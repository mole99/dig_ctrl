==> flow/design.v <==
`default_nettype none
module cpu #(
    parameter bit [5:0] RESET_ADDR = 0,
    parameter int       ADDR_WIDTH = 6
)(
    input  logic        clk_i,
    input  logic        rst_ni,
    input  logic        execute,
    output logic        stb_o,
    input  logic        ack_i,
    output logic [5:0]  addr_o,
    input  logic [7:0]  data_i,
    output logic [7:0]  data_o,
    output logic        write_o,
    input  logic [7:0]  port_i,
    output logic [7:0]  port_o,
    output logic [7:0]  port_sel_o,
    output logic        port_stb_o
);
    localparam NUM_REGS = 4;
    logic [5:0] ip;
    logic [7:0] regs [NUM_REGS];
    logic [7:0] r0, r1, r2, r3;
    assign r0 = regs[0];
    assign r1 = regs[1];
    assign r2 = regs[2];
    assign r3 = regs[3];
    logic skip;
    logic [7:0] instr;
    logic [7:0] data;
    assign port_sel_o = data;
    logic [1:0] arg0;
    logic [1:0] arg1;
    assign arg0 = instr[1:0];
    assign arg1 = instr[3:2];
    logic is_immediate, is_write, is_read;
    assign is_immediate = instr[7:2] == 6'b00_0110   
                      || instr == 8'b00_0000_01   
                      || instr == 8'b00_0000_10  
                      || instr == 8'b00_0000_11;  
    assign is_read = is_immediate
                  || instr[7:4] == 4'b00_11;  
    assign is_write = instr[7:4] == 4'b00_10;  
    typedef enum {
        INIT,
        FETCH,
        READ,
        EXECUTE,
        WRITE
    } state_t;
    state_t cpu_state, prev_state;
    always_comb begin
        stb_o = 1'b0;
        write_o = 1'b0;
        addr_o = '0;
        data_o = '0;
        case (cpu_state)
            FETCH: begin
                stb_o = prev_state != cpu_state;
                addr_o = ip;
            end
            READ: begin
                stb_o = prev_state != cpu_state;
                addr_o = is_immediate ? ip : regs[arg1][ADDR_WIDTH-1:0];
            end
            EXECUTE: begin
            end
            WRITE: begin
                stb_o = prev_state != cpu_state;
                write_o = 1'b1;
                addr_o = regs[arg0][ADDR_WIDTH-1:0];
                data_o = regs[arg1];
            end
        endcase
    end
    always_ff @(posedge clk_i, negedge rst_ni) begin
        if (!rst_ni) begin
            for (int i=0; i<NUM_REGS; i++) begin
                regs[i] <= '0;
            end
            ip          <= RESET_ADDR;
            skip        <= 1'b0;
            instr       <= '0;
            cpu_state   <= INIT;
            port_o      <= '0;
            port_stb_o  <= 1'b0;
            data <= '0;
        end else begin
            port_stb_o <= 1'b0;
            if (execute) begin
                prev_state <= cpu_state;
                case (cpu_state)
                    INIT: begin
                        cpu_state <= FETCH;
                    end
                    FETCH: begin
                        if (ack_i) begin
                            instr <= data_i;
                            ip <= ip+1;
                            if (data_i[7:2] == 6'b00_0110  
                              || data_i == 8'b00_0000_01   
                              || data_i == 8'b00_0000_10   
                              || data_i == 8'b00_0000_11   
                              || data_i[7:4] == 4'b00_11   
                            ) begin
                                cpu_state <= READ;
                            end else begin
                                cpu_state <= EXECUTE;
                            end
                        end
                    end
                    READ: begin
                        if (ack_i) begin
                            data <= data_i;
                            if (is_immediate) begin
                                ip <= ip+1;
                            end
                            cpu_state <= EXECUTE;
                        end
                    end
                    EXECUTE: begin
                        if (is_write && !skip) begin
                            cpu_state <= WRITE;
                        end else begin
                            cpu_state <= FETCH;
                        end
                        if (skip) begin
                            skip <= 1'b0;
                        end else begin
                            casez (instr)
                                8'b00_0000_00: begin  
                                    ;
                                end
                                8'b00_0000_01: begin  
                                    ip <= data[ADDR_WIDTH-1:0];
                                end
                                8'b00_0000_10: begin  
                                    regs[0] <= port_i;
                                end
                                8'b00_0000_11: begin  
                                    port_o <= regs[0];
                                    port_stb_o <= 1'b1;
                                end
                                8'b00_0001_??: begin  
                                    regs[arg0] <= regs[arg0] + 1;
                                end
                                8'b00_0010_??: begin  
                                    regs[arg0] <= regs[arg0] - 1;
                                end
                                8'b00_0011_??: begin  
                                    ip <= regs[arg0][ADDR_WIDTH-1:0];
                                end
                                8'b00_0100_??: begin  
                                    regs[arg0] <= regs[arg0] << 1;
                                end
                                8'b00_0101_??: begin  
                                    regs[arg0] <= regs[arg0] >> 1;
                                end
                                8'b00_0110_??: begin  
                                    regs[arg0] <= data;
                                end
                                8'b00_0111_??: begin  
                                    regs[arg0] <= (~regs[arg0]) + 1;
                                end
                                8'b00_10_??_??: begin  
                                    ;
                                end
                                8'b00_11_??_??: begin  
                                    regs[arg0] <= data;
                                end
                                8'b01_00_??_??: begin  
                                    regs[arg0] <= regs[arg0] & regs[arg1];
                                end
                                8'b01_01_??_??: begin  
                                    regs[arg0] <= regs[arg0] | regs[arg1];
                                end
                                8'b01_10_??_??: begin  
                                    regs[arg0] <= ~regs[arg1];
                                end
                                8'b01_11_??_??: begin  
                                    regs[arg0] <= regs[arg0] ^ regs[arg1];
                                end         
                                8'b10_00_??_??: begin  
                                    regs[arg0] <= regs[arg1];
                                end
                                8'b10_01_??_??: begin  
                                    regs[arg0] <= regs[arg0] + regs[arg1];
                                end
                                8'b10_10_??_??: begin  
                                    regs[arg0] <= regs[arg0] << regs[arg1];
                                end
                                8'b10_11_??_??: begin  
                                    regs[arg0] <= regs[arg0] >> regs[arg1];
                                end
                                8'b11_00_??_??: begin  
                                    skip <= !(regs[arg0] == regs[arg1]);
                                end
                                8'b11_01_??_??: begin  
                                    skip <= !(regs[arg0] != regs[arg1]);
                                end
                                8'b11_10_??_??: begin  
                                    skip <= !(regs[arg0] >= regs[arg1]);
                                end
                                8'b11_11_??_??: begin  
                                    skip <= !(regs[arg0] < regs[arg1]);
                                end
                                default: begin
                                end
                            endcase
                        end
                    end
                    WRITE: begin
                        if (ack_i) begin
                            cpu_state <= FETCH;
                        end
                    end
                endcase
            end
        end
    end
endmodule
# --- From RTL to reports: cpu ---
# Tool output for the design above, in the order of the flow.
# Lines are those of the file above, counted from 1.
setup:
  design: "cpu"
  clock: "clk_i"
  library: "sky130hd"
  lib_corner: "tt_025C_1v80"

# --- Word level ---
# Counts by Yosys on the flattened word-level netlist (proc, flatten, opt, wreduce). Print and check cells are left out. Cells with the same type and inputs are merged into one.
op_classes:
  n_addsub: 5
  n_cmp: 2
  n_eq: 104
  shift: 2
  muxes: 182
  bitwise: 6
  reduce_logical: 33
op_table:
  columns: ["op", "count"]
  rows:
  - ["8-bit two-way mux", 153]
  - ["8-bit case mux with 14-bit select", 3]
  - ["32-bit case mux with 5-bit select", 1]
  - ["8-bit case mux with 15-bit select", 1]
  - ["2-bit by 1-bit inequality test with 1-bit output (second input constant)", 56]
  - ["32-bit two-way mux", 3]
  - ["18-bit AND reduction", 4]
  - ["32-bit by 2-bit == test with 1-bit output (second input constant)", 2]
  - ["8-bit case mux with 4-bit select", 2]
  - ["6-bit case mux with 3-bit select", 2]
  - ["32-bit by 1-bit == test with 1-bit output (second input constant)", 1]
  - ["32-bit by 3-bit == test with 1-bit output (second input constant)", 1]
  - ["32-bit inequality test", 1]
  - ["32-bit zero test", 1]
  - ["4-bit == test (second input constant)", 8]
  - ["8-bit by 2-bit == test with 1-bit output (second input constant)", 4]
  - ["6-bit by 3-bit == test with 1-bit output (second input constant)", 5]
  - ["6-bit two-way mux", 5]
  - ["8-bit case mux with 3-bit select", 1]
  - ["16-bit nonzero test", 1]
  - ["4-bit by 3-bit == test with 1-bit output (second input constant)", 4]
  - ["8-bit by 1-bit adder with 8-bit output (second input constant)", 2]
  - ["8-bit by 1-bit == test with 1-bit output (second input constant)", 2]
  - ["8-bit NOT", 2]
  - ["15-bit nonzero test", 1]
  - ["4-bit by 2-bit == test with 1-bit output (second input constant)", 3]
  - ["6-bit by 2-bit == test with 1-bit output (second input constant)", 2]
  - ["6-bit case mux with 2-bit select", 1]
# Other operator kinds: 34; their cells: 62.
word_totals:
  ff_bits: 128
  input_bits: 20

# --- Depth ---
# Longest topological path by Yosys (ltp), each cell counted once; first at word level (registers and memories cut), then after technology mapping (sequential cells cut; the memories' decode and read muxes count).
depth:
  word_depth: 10
  ABC_AREA: 1
  depth_mapped: 22
  depth_no_buf: 21

# --- Mapped cells and area ---
# The flow's flattened synthesis, as Yosys stat reports it; memories are mapped. The netlist is that of the ABC_AREA named above (0 if unset); the other value can give another one.
types:
  columns: ["cell", "count", "area_total_um2"]
  rows:
  - ["sky130_fd_sc_hd__dfrtp_1", 67, 1.68E+03]
  - ["sky130_fd_sc_hd__nand2_1", 312, 1.17E+03]
  - ["sky130_fd_sc_hd__nand3_1", 92, 460.442]
  - ["sky130_fd_sc_hd__inv_1", 118, 442.925]
  - ["sky130_fd_sc_hd__nor2_1", 100, 375.36]
  - ["sky130_fd_sc_hd__o21ai_0", 67, 335.322]
  - ["sky130_fd_sc_hd__ha_1", 20, 250.24]
  - ["sky130_fd_sc_hd__a21oi_1", 30, 150.144]
  - ["sky130_fd_sc_hd__nand3_2", 12, 120.115]
  - ["sky130_fd_sc_hd__nand4_1", 19, 118.864]
  - ["sky130_fd_sc_hd__edfxtp_1", 3, 90.086]
  - ["sky130_fd_sc_hd__nor2_4", 7, 78.826]
  - ["sky130_fd_sc_hd__xor2_1", 9, 78.826]
  - ["sky130_fd_sc_hd__nand2_2", 11, 68.816]
  - ["sky130_fd_sc_hd__nor2_2", 11, 68.816]
  - ["sky130_fd_sc_hd__nor3_1", 12, 60.058]
  - ["sky130_fd_sc_hd__nor3_2", 6, 60.058]
  - ["sky130_fd_sc_hd__inv_2", 15, 56.304]
# Other cell types: 39; their cells: 110.
synth_totals:
  cell_count: 1021
  mapped_area_um2: 6503.7
  ffs: 70
  buf_cells: 19

# --- Timing after synthesis ---
# Source: OpenSTA report_checks on the synthesized netlist (no wires, ideal clock, input and output delay 20% of the period each), path of least setup slack; recovery checks are left aside. Register names are those of the netlist, which keeps one name where synthesis merged equal registers.
synth_path:
  path_type: "register -> register"
  start: "register instr[0]"
  end: "register regs[1][7]"
  tclk_ns: 3.83
  setup_time_ns: 0.118
  t_first_pin_ns: 0.000
  arrival_time_ns: 2.547
  required_ns: 3.712
  slack_ns: 1.165
  delay_ns: 2.665
  driving_pins: 17
  n_path_buf: 0
  period_less_setup_slack_ns: 2.665
# "delay_ns" = arrival - input delay + setup time.
# "driving_pins": output pins that drive a net of the path, with the launching flip-flop's if there is one; two outputs of one cell count as two.
# "period_less_setup_slack_ns" is the clock period less the worst setup slack; recovery checks do not enter. This is arithmetic on one report: input and output delays are still those of the set period (20% each).
# The rows between start and end are the longest chain of elaborated cells between them; the timing report does not say that the signal goes this way. Where chains are equally long, one stands for them.
# Each line given opens the expression or statement behind the cell; cells for indexed reads and writes are added by Yosys, which also makes memories of some case tables.
# At most two assigning lines are given for a register; there are more.
synth_between:
  path_cell_list: "sky130_fd_sc_hd__dfrtp_1 > sky130_fd_sc_hd__nor2_2 > sky130_fd_sc_hd__inv_1 > sky130_fd_sc_hd__o21ai_2 > sky130_fd_sc_hd__clkinv_1 > sky130_fd_sc_hd__ha_1 > sky130_fd_sc_hd__inv_1 > sky130_fd_sc_hd__nor2_1 > sky130_fd_sc_hd__inv_1 > sky130_fd_sc_hd__nor3_1 > sky130_fd_sc_hd__nand2_1 > sky130_fd_sc_hd__a21oi_1 > sky130_fd_sc_hd__nor2_1 > sky130_fd_sc_hd__nor2_2 > sky130_fd_sc_hd__nand3_2 > sky130_fd_sc_hd__nand3_1 > sky130_fd_sc_hd__nand2_1"
  elab_chain_cells: 10
  cells_between: 82
synth_rtl:
  columns: ["item", "line_no", "text"]
  rows:
  - ["start, declared", 29, "logic [7:0] instr;"]
  - ["start, assigned", 83, "instr       <= '0;"]
  - ["start, assigned", 98, "instr <= data_i;"]
  - ["2-bit == test", 163, "regs[arg0] <= (~regs[arg0]) + 1;"]
  - ["8-bit case mux with 4-bit select", 163, null]
  - ["8-bit two-way mux", 130, "casez (instr)"]
  - ["8-bit two-way mux", 127, "if (skip) begin"]
  - ["8-bit two-way mux", 92, "case (cpu_state)"]
  - ["8-bit two-way mux", 90, "if (execute) begin"]
  - ["8-bit NOT", 163, null]
  - ["8-bit by 1-bit adder with 8-bit output", 163, null]
  - ["8-bit two-way mux", 163, null]
  - ["8-bit case mux with 14-bit select", 130, null]
  - ["end, assigned", 145, "regs[arg0] <= regs[arg0] + 1;"]
  - ["end, assigned", 148, "regs[arg0] <= regs[arg0] - 1;"]
  - ["end, declared", 22, "logic [7:0] regs [NUM_REGS];"]

# --- Path in the finished layout ---
# Path of least setup slack in the final report of stored run 1 (OpenROAD, finished layout, wires in). Where an end is a register, its clock arrival counts in the times.
layout_path:
  path_type: "register -> output"
  start: "register instr[0]"
  end: "output port addr_o[0]"
  tclk_ns: 5.87
  t_first_pin_ns: 0.34
  arrival_time_ns: 3.12
  required_ns: 4.70
  slack_ns: 1.58
  driving_pins: 8
  n_path_buf: 1
# The rows between start and end are the longest chain of elaborated cells between them; the timing report does not say that the signal goes this way. Where chains are equally long, one stands for them.
layout_between:
  path_cell_list: "sky130_fd_sc_hd__dfrtp_1 > sky130_fd_sc_hd__nor2_2 > sky130_fd_sc_hd__inv_1 > sky130_fd_sc_hd__a21oi_1 > sky130_fd_sc_hd__inv_1 > sky130_fd_sc_hd__o21ai_0 > sky130_fd_sc_hd__o221ai_1 > sky130_fd_sc_hd__clkdlybuf4s50_1"
  elab_chain_cells: 6
  cells_between: 13
layout_rtl:
  columns: ["item", "line_no", "text"]
  rows:
  - ["start, declared", 29, "logic [7:0] instr;"]
  - ["start, assigned", 83, "instr       <= '0;"]
  - ["start, assigned", 98, "instr <= data_i;"]
  - ["8-bit by 1-bit == test with 1-bit output", 38, "|| instr == 8'b00_0000_01"]
  - ["1-bit logical OR (3 in a row)", 37, "assign is_immediate = instr[7:2] == 6'b00_0110"]
  - ["6-bit two-way mux", 64, "addr_o = is_immediate ? ip : regs[arg1][ADDR_WIDTH-1:0];"]
  - ["6-bit case mux with 3-bit select", 57, "case (cpu_state)"]
  - ["end, declared", 11, "output logic [5:0]  addr_o,"]

## Implementation results

2 stored runs of cpu in the flow (synthesis by Yosys, layout by OpenROAD, sky130hd cells), in arbitrary order. Constraints: input delay and output delay 20% of the set period each, output load 0.01 pF.
By "period_reached_ns" is meant the clock period of the run minus its worst setup slack. This is arithmetic on one report: input and output delays are still those of the set period (20% each).
"critical_path_time_ns" is the time allowed to the run's worst setup path (the clock period less input and output delay, where it has them) less its slack. Clock arrival times count: a late capture clock shortens it, a late launch clock lengthens it.

--- stored run 1 ---
==> flow/run.sh <==
#!/bin/bash
# the make line also repeats the synthesis and layout settings of config.mk as NAME=value (left out here)
make -C /OpenROAD-flow-scripts/flow DESIGN_CONFIG=/design/flow/config.mk WORK_HOME=/design/flow/orfs CLKGATE_MAP_FILE= finish
==> flow/config.mk <==
export PLATFORM = sky130hd
export DESIGN_NAME = cpu
export DESIGN_NICKNAME = cpu
export VERILOG_FILES = /design/flow/design.v
export SDC_FILE = /design/flow/constraint.sdc
export NUM_CORES = 4
export LEC_CHECK = 0
export ABC_AREA = 1
export CAP_MARGIN = 20
export CELL_PAD_IN_SITES_DETAIL_PLACEMENT = 1
export CORE_MARGIN = 2
export CORE_UTILIZATION = 28
export GPL_ROUTABILITY_DRIVEN = 0
export GPL_TIMING_DRIVEN = 0
export PLACE_DENSITY_LB_ADDON = 0.02
export SLEW_MARGIN = 0
export TNS_END_PERCENT = 35
==> flow/constraint.sdc <==
create_clock -name core_clock -period 5.87 [get_ports {clk_i}]
set_input_delay 1.1740 -clock core_clock [delete_from_list [all_inputs] [get_ports {clk_i}]]
set_output_delay 1.1740 -clock core_clock [all_outputs]
set_load 0.01 [all_outputs]

==> results, as YAML <==
results:
  period_reached_ns: 4.292
  final_setup_ws_ns: 1.578
  total_negative_slack_ns: 0.000
  critical_path_time_ns: 3.12
  path_kind: "register -> output"
  die_um2: 24462.5
  synthesis_area_um2: 6503.7
  stdcell_area_um2: 7682.4

--- stored run 2 ---
==> flow/run.sh <==
#!/bin/bash
# the make line also repeats the synthesis and layout settings of config.mk as NAME=value (left out here)
make -C /OpenROAD-flow-scripts/flow DESIGN_CONFIG=/design/flow/config.mk WORK_HOME=/design/flow/orfs CLKGATE_MAP_FILE= finish
==> flow/config.mk <==
export PLATFORM = sky130hd
export DESIGN_NAME = cpu
export DESIGN_NICKNAME = cpu
export VERILOG_FILES = /design/flow/design.v
export SDC_FILE = /design/flow/constraint.sdc
export NUM_CORES = 4
export LEC_CHECK = 0
export CAP_MARGIN = 20
export CORE_MARGIN = 2
export CORE_UTILIZATION = 40
export SETUP_SLACK_MARGIN = 0.49
export SLEW_MARGIN = 20
==> flow/constraint.sdc <==
create_clock -name core_clock -period 3.79 [get_ports {clk_i}]
set_input_delay 0.7580 -clock core_clock [delete_from_list [all_inputs] [get_ports {clk_i}]]
set_output_delay 0.7580 -clock core_clock [all_outputs]
set_load 0.01 [all_outputs]

==> results, as YAML <==
results:
  final_setup_ws_ns: 0.508
  critical_path_time_ns: 3.28
  path_kind: "register -> register"
  total_negative_slack_ns: 0.000
  period_reached_ns: 3.282
  die_um2: 17192.5
  stdcell_area_um2: 8176.6
  synthesis_area_um2: 6463.7
