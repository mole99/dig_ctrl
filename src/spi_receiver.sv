==> flow/design.v <==
`default_nettype none
module spi_receiver (
    input  logic clk_i,     
    input  logic rst_ni,    
    input  logic spi_sclk_i,
    input  logic spi_mosi_i,
    output logic spi_miso_o,
    input  logic spi_cs_i,
    input  logic [7:0] data_i,  
    output logic [7:0] data_o,  
    output logic       stb_o    
);    
    logic spi_mosi_sync;
    synchronizer  #(
        .FF_COUNT(2)
    ) synchronizer_spi_mosi (
        .clk        (clk_i),
        .reset_n    (rst_ni),
        .in         (spi_mosi_i),
        .out        (spi_mosi_sync)
    );
    logic spi_cs_sync;
    synchronizer  #(
        .FF_COUNT(2)
    ) synchronizer_spi_cs (
        .clk        (clk_i),
        .reset_n    (rst_ni),
        .in         (spi_cs_i),
        .out        (spi_cs_sync)
    );
    logic spi_sclk_sync;
    synchronizer  #(
        .FF_COUNT(2)
    ) synchronizer_spi_sclk (
        .clk        (clk_i),
        .reset_n    (rst_ni),
        .in         (spi_sclk_i),
        .out        (spi_sclk_sync)
    );
    logic spi_sclk_delayed;
    always_ff @(posedge clk_i) begin
        spi_sclk_delayed <= spi_sclk_sync;
    end
    logic spi_sclk_falling, spi_sclk_rising;
    assign spi_sclk_rising = !spi_sclk_delayed && spi_sclk_sync;
    assign spi_sclk_falling = spi_sclk_delayed && !spi_sclk_sync;
    logic [2:0] spi_cnt;
    always_ff @(posedge clk_i, negedge rst_ni) begin
        if (!rst_ni) begin
            spi_cnt  <= 3'd0;
            data_o <= '0;
            spi_miso_o <= 1'b0;
        end else begin
            stb_o <= 1'b0;
            if (!spi_cs_sync && spi_sclk_falling) begin
                data_o <= {data_o[6:0], spi_mosi_sync};
                spi_cnt <= spi_cnt + 1;
                if (spi_cnt == 7) begin
                    stb_o <= 1'b1;
                end
            end
            if (!spi_cs_sync && spi_sclk_rising) begin
                spi_miso_o <= data_i[7-spi_cnt];
            end
        end
    end
endmodule
`default_nettype none
module synchronizer #(
    parameter int FF_COUNT = 3
) (
    input  logic clk,
    input  logic reset_n,
    input  logic in,
    output logic out
);
    reg [FF_COUNT-1:0] pipe;
    always_ff @(posedge clk, negedge reset_n) begin
        if (!reset_n) begin
            pipe <= '0;
        end else begin
            pipe <= {pipe[FF_COUNT-2:0], in};
        end
    end
    assign out = pipe[FF_COUNT-1];
endmodule
# Step by step through the tools: spi_receiver
# Tool output for the design above, in the order of the flow.
# Lines are those of the file above, counted from 1.
# Cell names lack the library's common part.
setup:
  top: "spi_receiver"
  clk_port: "clk_i"
  library: "sky130hd"
  pvt_corner: "tt_025C_1v80"

# Word level
# Source: Yosys, flattened and elaborated, memories not mapped. Widths are those after wreduce; folded enables and synchronous resets count as part of the registers. Registers that Yosys merges into a memory's read port (data or address) are not register bits. Print and check cells do not count. Equal cells are merged and count once.
word_totals:
  register_bits: 20
  out_inout_bits: 10
classes:
  shifts: 1
  n_eq: 1
  n_addsub: 2
  n_reduce_logical: 7
  muxes: 1
op_table:
  columns: ["cell", "count"]
  rows:
  - ["variable part select 8 x 4 -> 1 bit", 1]
  - ["logical AND 1 bit", 4]
  - ["subtractor 3 x 3 -> 4 bit (first input constant)", 1]
  - ["logical NOT 1 bit", 3]
  - ["adder 3 x 1 -> 3 bit (second input constant)", 1]
  - ["equality test 3 bit (second input constant)", 1]
  - ["2-to-1 mux 1 bit", 1]

# Depth
# Longest topological path by Yosys (ltp), each cell counted once; first at word level (registers and memories cut), then after technology mapping (sequential cells cut; the memories' decode and read muxes count).
depth:
  depth_word: 3
  abc_area: 0
  depth_mapped: 4
  mapped_depth_nobuf: 3

# Netlist
# The flow's flattened synthesis, as Yosys stat reports it; memories are mapped. The netlist is that of the ABC_AREA named above (0 if unset); the other value can give another one.
mapped:
  flip_flops: 20
  yosys_area_um2: 759.5
  cell_count: 45
  seqArea_um2: 500.5
by_type:
  columns: ["cell_type", "count"]
  rows:
  - ["dfrtp_1", 18]
  - ["mux2_2", 10]
  - ["mux2i_1", 4]
  - ["edfxtp_1", 1]
  - ["ha_1", 2]
  - ["mux4_2", 1]
  - ["dfxtp_1", 1]
  - ["buf_6", 1]
  - ["or3b_2", 1]
  - ["xor2_1", 1]
  - ["buf_4", 1]
  - ["nor3b_1", 1]
  - ["and2_1", 1]
  - ["o21ai_1", 1]
  - ["nand2_1", 1]
# By module: a second synthesis without flattening, with its own total; a netlist apart from the flattened one above.
unflattened:
  hier_cells: 45
  area_unflattened_um2: 759.5
# Rows give one instance, submodules left out.
by_module:
  columns: ["mod", "area_um2", "n_cells", "n_inst", "seq_area_um2"]
  rows:
  - ["spi_receiver", 609.3, 39, 1, 350.3]
  - ["synchronizer (FF_COUNT=2)", 50.0, 2, 3, 50.0]

# Path before layout
# Source: OpenSTA report_checks on the synthesized netlist (no wires, ideal clock, input and output delay 20% of the period each), path of least setup slack; recovery checks are left aside. Register names are those of the netlist, which keeps one name where synthesis merged equal registers.
synth_timing:
  kind: "register -> register"
  from: "register synchronizer_spi_cs.pipe[1]"
  to: "register data_o[0]"
  stages: 4
  setup_ns: 0.125
  t_arrival_ns: 1.231
  delay_ns: 1.356
  slack_ns: 0.065
  path_buffers: 1
  clock_period_ns: 1.42
  period_less_setup_slack_ns: 1.355
# "delay_ns" = arrival - input delay + setup time.
# "stages" counts driving pins, that of a launching flip-flop among them; a cell with two outputs on the path counts twice.
# "period_less_setup_slack_ns" is the clock period less the worst setup slack; recovery checks do not enter. This is arithmetic on one report: input and output delays are still those of the set period (20% each).
# Between the ends stands the longest chain of elaborated cells between them, by number of cells; it is not shown to be the way that was timed. Of several equally long chains one is given.
# Each line given opens the expression or statement behind the cell; cells for indexed reads and writes are added by Yosys, which also makes memories of some case tables.
synth_between:
  path_cell_list: "dfrtp_1 -> nor3b_1 -> buf_4 -> mux2_2"
  elab_chain_cells: 2
synth_lines:
  columns: ["element", "line", "text"]
  rows:
  - ["start: declaration", 77, "reg [FF_COUNT-1:0] pipe;"]
  - ["start: assignment", 80, "pipe <= '0;"]
  - ["start: assignment", 82, "pipe <= {pipe[FF_COUNT-2:0], in};"]
  - ["logical NOT 1 bit", 55, "if (!spi_cs_sync && spi_sclk_falling) begin"]
  - ["logical AND 1 bit", 55, null]
  - ["end: assignment", 51, "data_o <= '0;"]
  - ["end: assignment", 56, "data_o <= {data_o[6:0], spi_mosi_sync};"]
  - ["end: declaration", 10, "output logic [7:0] data_o,"]

# Path in the finished layout
# Path of least setup slack in the final report of run A (OpenROAD, finished layout, wires in). Where an end is a register, its clock arrival counts in the times.
layout_timing:
  kind: "register -> register"
  from: "register spi_cnt[0]"
  to: "register spi_miso_o"
  stages: 4
  t_arrival_ns: 1.56
  path_buffers: 0
  setup_ns: 0.06
  slack_ns: -0.29
  clock_period_ns: 1.02
# Between the ends stands the longest chain of elaborated cells between them, by number of cells; it is not shown to be the way that was timed. Of several equally long chains one is given.
layout_between:
  path_cell_list: "dfrtp_2 -> mux2i_1 -> mux4_2 -> o21ai_1"
  elab_chain_cells: 2
layout_lines:
  columns: ["element", "line", "text"]
  rows:
  - ["start: declaration", 47, "logic [2:0] spi_cnt;"]
  - ["start: assignment", 50, "spi_cnt  <= 3'd0;"]
  - ["start: assignment", 57, "spi_cnt <= spi_cnt + 1;"]
  - ["subtractor 3 x 3 -> 4 bit", 63, "spi_miso_o <= data_i[7-spi_cnt];"]
  - ["variable part select 8 x 4 -> 1 bit", 63, null]
  - ["end: assignment", 52, "spi_miso_o <= 1'b0;"]
  - ["end: assignment", 63, null]
  - ["end: declaration", 7, "output logic spi_miso_o,"]

# Settings and measured results of 2 stored flow runs for module spi_receiver (sky130hd), not sorted in any way. The constraints put input and output delay at 20% of the set period each and load the outputs with 0.01 pF.
# "achievedPeriod_ns": clock period set for the run, less the worst setup slack. It is reckoned from that one timing run; input and output delays stay at 20% of the period that was set.
# "worst_path_ns" is the time allowed to the run's worst setup path (the clock period less input and output delay, where it has them) less its slack. Clock arrival times count: a late capture clock shortens it, a late launch clock lengthens it.
# "totalPower_uw" rests on the timing tool's default activity at the inputs, not on a simulated workload.
runs:
  - name: "run A"
    settings:
      period_ns: 1.02
      CORE_UTILIZATION: 53
      PLACE_DENSITY: 0.85
      CORE_MARGIN: 2
      TNS_END_PERCENT: 40
      GPL_ROUTABILITY_DRIVEN: 0
      CAP_MARGIN: 30
      SLEW_MARGIN: 20
    results:
      synthArea_um2: 759.5
      die_area_um2: 1751.8
      finalCellArea_um2: 1211.2
      post_route_util_pct: 91.9
      ws_setup_ns: -0.288
      setup_tns_ns: -3.719
      totalPower_uw: 3087
      achievedPeriod_ns: 1.308
      worst_path_ns: 1.31
      path_kind: "register -> register"
  - name: "run B"
    settings:
      period_ns: 2.48
      CORE_UTILIZATION: 43
      SETUP_SLACK_MARGIN: 0.55
      TNS_END_PERCENT: 35
      GPL_TIMING_DRIVEN: 1
      GPL_ROUTABILITY_DRIVEN: 0
      CAP_MARGIN: 0
      CORE_MARGIN: 2
      SLEW_MARGIN: 20
    results:
      synthArea_um2: 759.5
      die_area_um2: 2118.3
      finalCellArea_um2: 1028.5
      post_route_util_pct: 60.9
      ws_setup_ns: 0.767
      setup_tns_ns: 0.000
      totalPower_uw: 979.3
      achievedPeriod_ns: 1.713
      worst_path_ns: 1.22
      path_kind: "register -> output"
